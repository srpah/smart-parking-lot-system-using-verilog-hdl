==> flow/design.v <==
module fsm_parking(
input  wire       clk,
input  wire       rst,
input  wire       entry_pulse,
input  wire       exit_pulse_in,
input  wire       payment_received,     
input  wire       slot_available,
input  wire [3:0] occupancy,
output reg        alloc_req,
output reg        free_req,
output reg        entry_gate,
output reg        exit_gate,
output reg        full_led,
output reg        fee_ready          
);
localparam S_IDLE          = 3'd0;
localparam S_ALLOC         = 3'd1;
localparam S_GATEOPEN      = 3'd2;
localparam S_EXIT_REQUEST  = 3'd3;
localparam S_WAIT_PAYMENT  = 3'd4;
localparam S_EXITOPEN      = 3'd5;
reg [2:0] state, next;
always @(posedge clk or posedge rst)
    if (rst) state <= S_IDLE;
    else     state <= next;
always @(*) begin
    alloc_req=0; free_req=0; entry_gate=0; exit_gate=0;
    fee_ready=0;
    full_led = ~slot_available;
    next = state;
    case(state)
        S_IDLE:
            if(entry_pulse && slot_available)
                next = S_ALLOC;
            else if(exit_pulse_in && occupancy!=0)
                next = S_EXIT_REQUEST;
        S_ALLOC: begin
            alloc_req = 1;
            next = S_GATEOPEN;
        end
        S_GATEOPEN: begin
            entry_gate = 1;
            next = S_IDLE;
        end
        S_EXIT_REQUEST: begin
            fee_ready = 1;
            next = S_WAIT_PAYMENT;
        end
        S_WAIT_PAYMENT: begin
            fee_ready = 1;
            if(payment_received) begin
                free_req = 1;
                next = S_EXITOPEN;
            end
        end
        S_EXITOPEN: begin
            exit_gate = 1;
            next = S_IDLE;
        end
    endcase
end
endmodule
module slot_manager_4slot(
input  wire       clk,
input  wire       rst,
input  wire       alloc_req,
input  wire       free_req,
input  wire [1:0] exit_car_select,
output reg        slot_available,
output reg [1:0]  allocated_slot,
output reg [3:0]  occupancy,
output reg [2:0]  free_count,
output reg [1:0]  exit_slot
);
integer i;
reg found;
always @(posedge clk or posedge rst) begin
    if (rst) begin
        occupancy      <= 0;
        free_count     <= 4;
        slot_available <= 1;
        allocated_slot <= 0;
        exit_slot      <= 0;
    end else begin
        found = 0;
        if (free_req) begin
            if (occupancy[exit_car_select]) begin
                occupancy[exit_car_select] <= 0;
                exit_slot <= exit_car_select;
                free_count <= free_count + 1;
            end else begin
                for (i=0;i<4;i=i+1)
                    if (occupancy[i] && !found) begin
                        occupancy[i] <= 0;
                        exit_slot <= i;
                        free_count <= free_count + 1;
                        found = 1;
                    end
            end
        end
        found = 0;
        if (alloc_req && free_count > 0) begin
            for (i=0;i<4;i=i+1)
                if (!occupancy[i] && !found) begin
                    occupancy[i] <= 1;
                    allocated_slot <= i;
                    free_count <= free_count - 1;
                    found = 1;
                end
        end
        slot_available <= (free_count > 0);
    end
end
endmodule
module time_billing_4slot(
input  wire        clk,
input  wire        rst,
input  wire [3:0]  occupancy,
input  wire        exit_pulse,
input  wire [1:0]  exit_slot,
output reg [31:0]  elapsed0,
output reg [31:0]  elapsed1,
output reg [31:0]  elapsed2,
output reg [31:0]  elapsed3,
output reg [31:0]  fee
);
parameter RATE = 10;
reg run0, run1, run2, run3;
always @(posedge clk or posedge rst) begin
    if (rst) begin
        run0<=0; run1<=0; run2<=0; run3<=0;
        elapsed0<=0; elapsed1<=0; elapsed2<=0; elapsed3<=0;
        fee <= 0;
    end else begin
        if (exit_pulse) begin
            case(exit_slot)
                0: fee <= elapsed0 * RATE;
                1: fee <= elapsed1 * RATE;
                2: fee <= elapsed2 * RATE;
                3: fee <= elapsed3 * RATE;
            endcase
        end
        if (occupancy[0]) begin if(!run0) elapsed0<=0; run0<=1; end else run0<=0;
        if (occupancy[1]) begin if(!run1) elapsed1<=0; run1<=1; end else run1<=0;
        if (occupancy[2]) begin if(!run2) elapsed2<=0; run2<=1; end else run2<=0;
        if (occupancy[3]) begin if(!run3) elapsed3<=0; run3<=1; end else run3<=0;
        if (run0) elapsed0 <= elapsed0 + 1;
        if (run1) elapsed1 <= elapsed1 + 1;
        if (run2) elapsed2 <= elapsed2 + 1;
        if (run3) elapsed3 <= elapsed3 + 1;
    end
end
endmodule
`timescale 1ns/1ps
module top_parking_system_4slot(
    input  wire        clk,
    input  wire        rst,
    input  wire        entry_pulse,
    input  wire        exit_pulse_for_system,
    input  wire        payment_received,     
    input  wire [1:0]  exit_car_select,
    output wire        entry_gate,
    output wire        exit_gate,
    output wire        full_led,
    output wire        fee_ready,            
    output wire [3:0]  occupancy,
    output wire [2:0]  free_count,
    output wire [31:0] e0,
    output wire [31:0] e1,
    output wire [31:0] e2,
    output wire [31:0] e3,
    output wire [31:0] fee
);
wire alloc_req, free_req;
wire slot_available;
wire [1:0] allocated_slot;
wire [1:0] exit_slot;
reg exit_event_for_billing;
always @(posedge clk or posedge rst) begin
    if (rst)
        exit_event_for_billing <= 0;
    else
        exit_event_for_billing <= payment_received; 
end
fsm_parking FSM(
    .clk(clk),
    .rst(rst),
    .entry_pulse(entry_pulse),
    .exit_pulse_in(exit_pulse_for_system),
    .payment_received(payment_received), 
    .slot_available(slot_available),
    .occupancy(occupancy),
    .alloc_req(alloc_req),
    .free_req(free_req),
    .entry_gate(entry_gate),
    .exit_gate(exit_gate),
    .full_led(full_led),
    .fee_ready(fee_ready)             
);
slot_manager_4slot SM(
    .clk(clk),
    .rst(rst),
    .alloc_req(alloc_req),
    .free_req(free_req),
    .slot_available(slot_available),
    .allocated_slot(allocated_slot),
    .occupancy(occupancy),
    .free_count(free_count),
    .exit_slot(exit_slot),
    .exit_car_select(exit_car_select)
);
time_billing_4slot TM(
    .clk(clk),
    .rst(rst),
    .occupancy(occupancy),
    .exit_pulse(exit_event_for_billing),
    .exit_slot(exit_slot),
    .elapsed0(e0),
    .elapsed1(e1),
    .elapsed2(e2),
    .elapsed3(e3),
    .fee(fee)
);
endmodule
* Tool chain data of top_parking_system_4slot
The steps from the RTL of top_parking_system_4slot to its reports follow in flow order.
Lines are those of the file above, counted from 1.
Library cell names are shortened.
The mark n/a stands for no value.
- Top module :: top_parking_system_4slot
- Clock input :: clk
- Library :: sky130hd
- Corner :: tt_025C_1v80

* Elaborated design
Counts by Yosys on the flattened word-level netlist (proc, flatten, opt, wreduce; memories kept). Register bits leave out memories and registers merged into their read ports (data or address). Print and check cells are left out. Cells with the same type and inputs are merged into one.
- Bits in registers :: 178
- Latch bits :: 0
- Bits in writable memories :: 0
- Bits in read-only memories :: 0
- Clocked read ports x word width :: 0
- Memory cells :: 0
- Bits of input ports :: 7
- Output and inout port bits :: 171
- Elaborated cells :: 144
- $add $sub $neg :: 7
- Multipliers :: 4
- Div/mod/pow operators :: 0
- $lt $le $gt $ge :: 1
- Equality and inequality tests :: 10
- Shift-type cells :: 3
- Muxes and demuxes :: 69
- Bitwise logic cells :: 4
- Reductions and logical operators :: 31
** Operators by type and width (number)
- multiplier 32 x 3 -> 31 bit with constant B :: 4
- two-way mux 32 bit :: 8
- adder 32 x 1 -> 32 bit with constant B :: 4
- case mux 32 bit (select 4 bit) :: 1
- two-way mux 3 bit :: 14
- two-way mux 1 bit :: 39
- case mux 3 bit (select 5 bit) :: 1
- nonzero test 5 bit :: 2
- two-way mux 2 bit :: 5
- logical AND 1 bit :: 9
- logical NOT 1 bit :: 9
- variable shift 1 x 3 -> 4 bit with constant A :: 2
- nonzero test 2 bit :: 4
- equality test 3 x 2 -> 1 bit with constant B :: 2
- equality test 3 bit with constant B :: 2
- equality test 2 bit with constant B :: 2
- OR reduction 2 bit :: 2
- indexed select 4 x 2 -> 1 bit :: 1
- AND 4 bit :: 1
- OR 4 bit :: 1
- NOT 4 bit :: 1
- nonzero test 4 bit :: 1
- two-way mux 4 bit :: 1
- negation 2 -> 3 bit :: 1
- adder 3 x 1 -> 3 bit with constant B :: 1
- subtractor 3 x 1 -> 3 bit with constant B :: 1
- greater-than comparator 3 x 1 -> 1 bit with constant B :: 1
- equality test 3 x 1 -> 1 bit with constant B :: 1
Not listed: further kinds 8, cells in them 8.

* Longest topological paths
Depth = most cells in a row (Yosys ltp): at word level without a register or memory, in the mapped netlist without a sequential cell, where the memories' decode and read muxes count.
- Depth in word-level cells :: 23
- ABC_AREA :: 0
- Depth in mapped cells :: 13

* Synthesis result
Yosys stat after the flow's synthesis: flattened, memories mapped to cells. It holds for the ABC_AREA given above (unset counts as 0); a run with the other value may have another netlist.
Totals and module areas in this step are rounded.
** Cell types
- dfrtp_1 :: number 177, total area 4.43E+03 um^2
- ha_1 :: number 227, total area 2.84E+03 um^2
- o21ai_0 :: number 143, total area 715.686 um^2
- nand2_1 :: number 183, total area 686.909 um^2
- xnor2_1 :: number 76, total area 665.638 um^2
- nand3_1 :: number 114, total area 570.547 um^2
- a21oi_1 :: number 103, total area 515.494 um^2
- nor2_1 :: number 120, total area 450.432 um^2
- a21o_1 :: number 49, total area 367.853 um^2
- mux4_2 :: number 16, total area 360.346 um^2
- mux2i_1 :: number 34, total area 340.326 um^2
- xor2_1 :: number 27, total area 236.477 um^2
- o211ai_1 :: number 31, total area 232.723 um^2
- o31ai_1 :: number 27, total area 202.694 um^2
- and3_1 :: number 30, total area 187.68 um^2
- mux2_2 :: number 16, total area 180.173 um^2
- nand4_1 :: number 27, total area 168.912 um^2
- clkbuf_1 :: number 37, total area 138.883 um^2
Other cell types: 66; their cells: 277.
- Cell count :: 1714
- Synthesis area :: 15330 um^2
- Sequential part of the area :: 4508 um^2
- Flip-flop cells :: 180
- Buffer cells :: 47
By module: a second synthesis without flattening, with its own total; a netlist apart from the flattened one above.
- Cells (unflattened synthesis) :: 1786
- Area (unflattened synthesis) :: 15810 um^2
Rows give one instance, submodules left out.
** By module
- time_billing_4slot :: times used 1, cells 1685, area 14810 um^2, sequential area 4079 um^2
- slot_manager_4slot :: times used 1, cells 81, area 743.2 um^2, sequential area 302.8 um^2
- fsm_parking :: times used 1, cells 18, area 229.0 um^2, sequential area 151.4 um^2
- top_parking_system_4slot :: times used 1, cells 2, area 28.8 um^2, sequential area 25.0 um^2

* Worst setup path after synthesis
OpenSTA on the mapped netlist: ideal clock, no wires. The path of least setup slack (recovery checks aside). Input and output delay are each 20% of the period. Register names are those of the netlist, which keeps one name where synthesis merged equal registers.
- Path type :: register -> register
- Start :: register TM.elapsed1[3]
- End :: register TM.fee[30]
- Clock period :: 5.4 ns
- Time at the first pin :: 0.000 ns
- Data arrival time :: 3.555 ns
- Setup slack :: 1.722 ns
- Path delay :: 3.678 ns
- Stages on the path :: 14
- Synthesis period reached :: 3.678 ns
"path delay" = arrival - input delay + setup time.
"stages on the path": output pins that drive a net of the path, with the launching flip-flop's if there is one; two outputs of one cell count as two.
"synthesis period reached" = period - worst setup slack (recovery checks aside). The figure is calculated, with input and output delays left at 20% of the set period.
Between the ends stands the longest chain of elaborated cells between them, by number of cells; it is not shown to be the way that was timed. Of several equally long chains one is given.
A line is the first line of the expression or statement that the cell stems from. Yosys adds cells for indexed reads and writes and turns some case tables into memories.
A register here has more assigning lines than the two given.
- Path through :: dfrtp_1 -> ha_1 -> ha_1 -> fa_1 -> a21o_1 -> a311o_2 -> a2111oi_4 -> nor3_2 -> o311ai_2 -> a21oi_2 -> a21oi_2 -> xor2_1 -> a31oi_1 -> o221a_1
- Cells in the longest elaborated chain :: 2
- Elaborated cells between the ends (all ways) :: 2
- Source lines of those cells :: 2
** RTL lines, path after synthesis
- start: declaration :: RTL line 122 : output reg [31:0]  elapsed1,
- start: assignment :: RTL line 132 : elapsed0<=0; elapsed1<=0; elapsed2<=0; elapsed3<=0;
- start: assignment :: RTL line 148 : if (run1) elapsed1 <= elapsed1 + 1;
- multiplier 32 x 3 -> 31 bit :: RTL line 138 : 1: fee <= elapsed1 * RATE;
- case mux 32 bit (select 4 bit) :: RTL line 136 : case(exit_slot)
- end: assignment :: RTL line 137 : 0: fee <= elapsed0 * RATE;
- end: assignment :: RTL line 138
- end: declaration :: RTL line 125 : output reg [31:0]  fee

* Worst path after layout
Path of least setup slack in the final report of stored run 2 (OpenROAD, finished layout, wires in). Where an end is a register, its clock arrival counts in the times.
- Path type :: register -> register
- Start :: register TM.elapsed1[3]
- End :: register TM.fee[30]
- Clock period :: 3.4 ns
- Time at the first pin :: 0.45 ns
- Data arrival time :: 3.88 ns
- Setup slack :: -0.13 ns
- Stages on the path :: 16
Between the ends stands the longest chain of elaborated cells between them, by number of cells; it is not shown to be the way that was timed. Of several equally long chains one is given.
A register here has more assigning lines than the two given.
- Path through :: dfrtp_2 -> buf_6 -> ha_4 -> ha_4 -> fa_2 -> a21o_1 -> a311o_2 -> a2111oi_4 -> nor3_2 -> o311ai_2 -> buf_4 -> a21oi_4 -> a21oi_2 -> xor2_1 -> a31oi_1 -> o221a_1
- Cells in the longest elaborated chain :: 2
- Elaborated cells between the ends (all ways) :: 2
- Source lines of those cells :: 2
** RTL lines, path post-layout
- start: declaration :: RTL line 122 : output reg [31:0]  elapsed1,
- start: assignment :: RTL line 132 : elapsed0<=0; elapsed1<=0; elapsed2<=0; elapsed3<=0;
- start: assignment :: RTL line 148 : if (run1) elapsed1 <= elapsed1 + 1;
- multiplier 32 x 3 -> 31 bit :: RTL line 138 : 1: fee <= elapsed1 * RATE;
- case mux 32 bit (select 4 bit) :: RTL line 136 : case(exit_slot)
- end: assignment :: RTL line 137 : 0: fee <= elapsed0 * RATE;
- end: assignment :: RTL line 138
- end: declaration :: RTL line 125 : output reg [31:0]  fee

Ticket comment

Flow measurements of top_parking_system_4slot on sky130hd: 2 stored runs with different settings, listed in no order. Input and output delays are each 20% of the period that was set; the output load is 0.01 pF.
"period achieved": clock period set for the run, less the worst setup slack. It is reckoned from that one timing run; input and output delays stay at 20% of the period that was set.
By "overall power" is meant OpenSTA's value without simulated activity: inputs other than the clock are taken to toggle once in ten clock periods, and the tool carries that through the logic.
Values from the reports are rounded here.

** Stored run 1
- Settings :: period_ns=6.07; CORE_UTILIZATION=48; PLACE_DENSITY=0.94; CORE_MARGIN=10; CELL_PAD_IN_SITES_GLOBAL_PLACEMENT=3; CTS_CLUSTER_DIAMETER=388; CAP_MARGIN=20; SLEW_MARGIN=20
- Outcome :: stopped before the end: placement reported GPL-0301

** Stored run 2
- Settings :: period_ns=3.4; CORE_UTILIZATION=39; PLACE_DENSITY_LB_ADDON=0.11; CORE_ASPECT_RATIO=1.92; CORE_MARGIN=5; CTS_CLUSTER_SIZE=74; SLEW_MARGIN=25; MIN_ROUTING_LAYER=met1; MAX_ROUTING_LAYER=met5; CAP_MARGIN=20
- Netlist area reported by Yosys :: 15330 um^2
- Overall die area :: 43580 um^2
- Standard-cell area after routing :: 20340 um^2
- Utilization :: 0.524
- Worst setup slack after layout :: -0.130 ns
- Final setup TNS :: -0.787 ns
- Overall power :: 4.552 mW
- Period achieved :: 3.530 ns
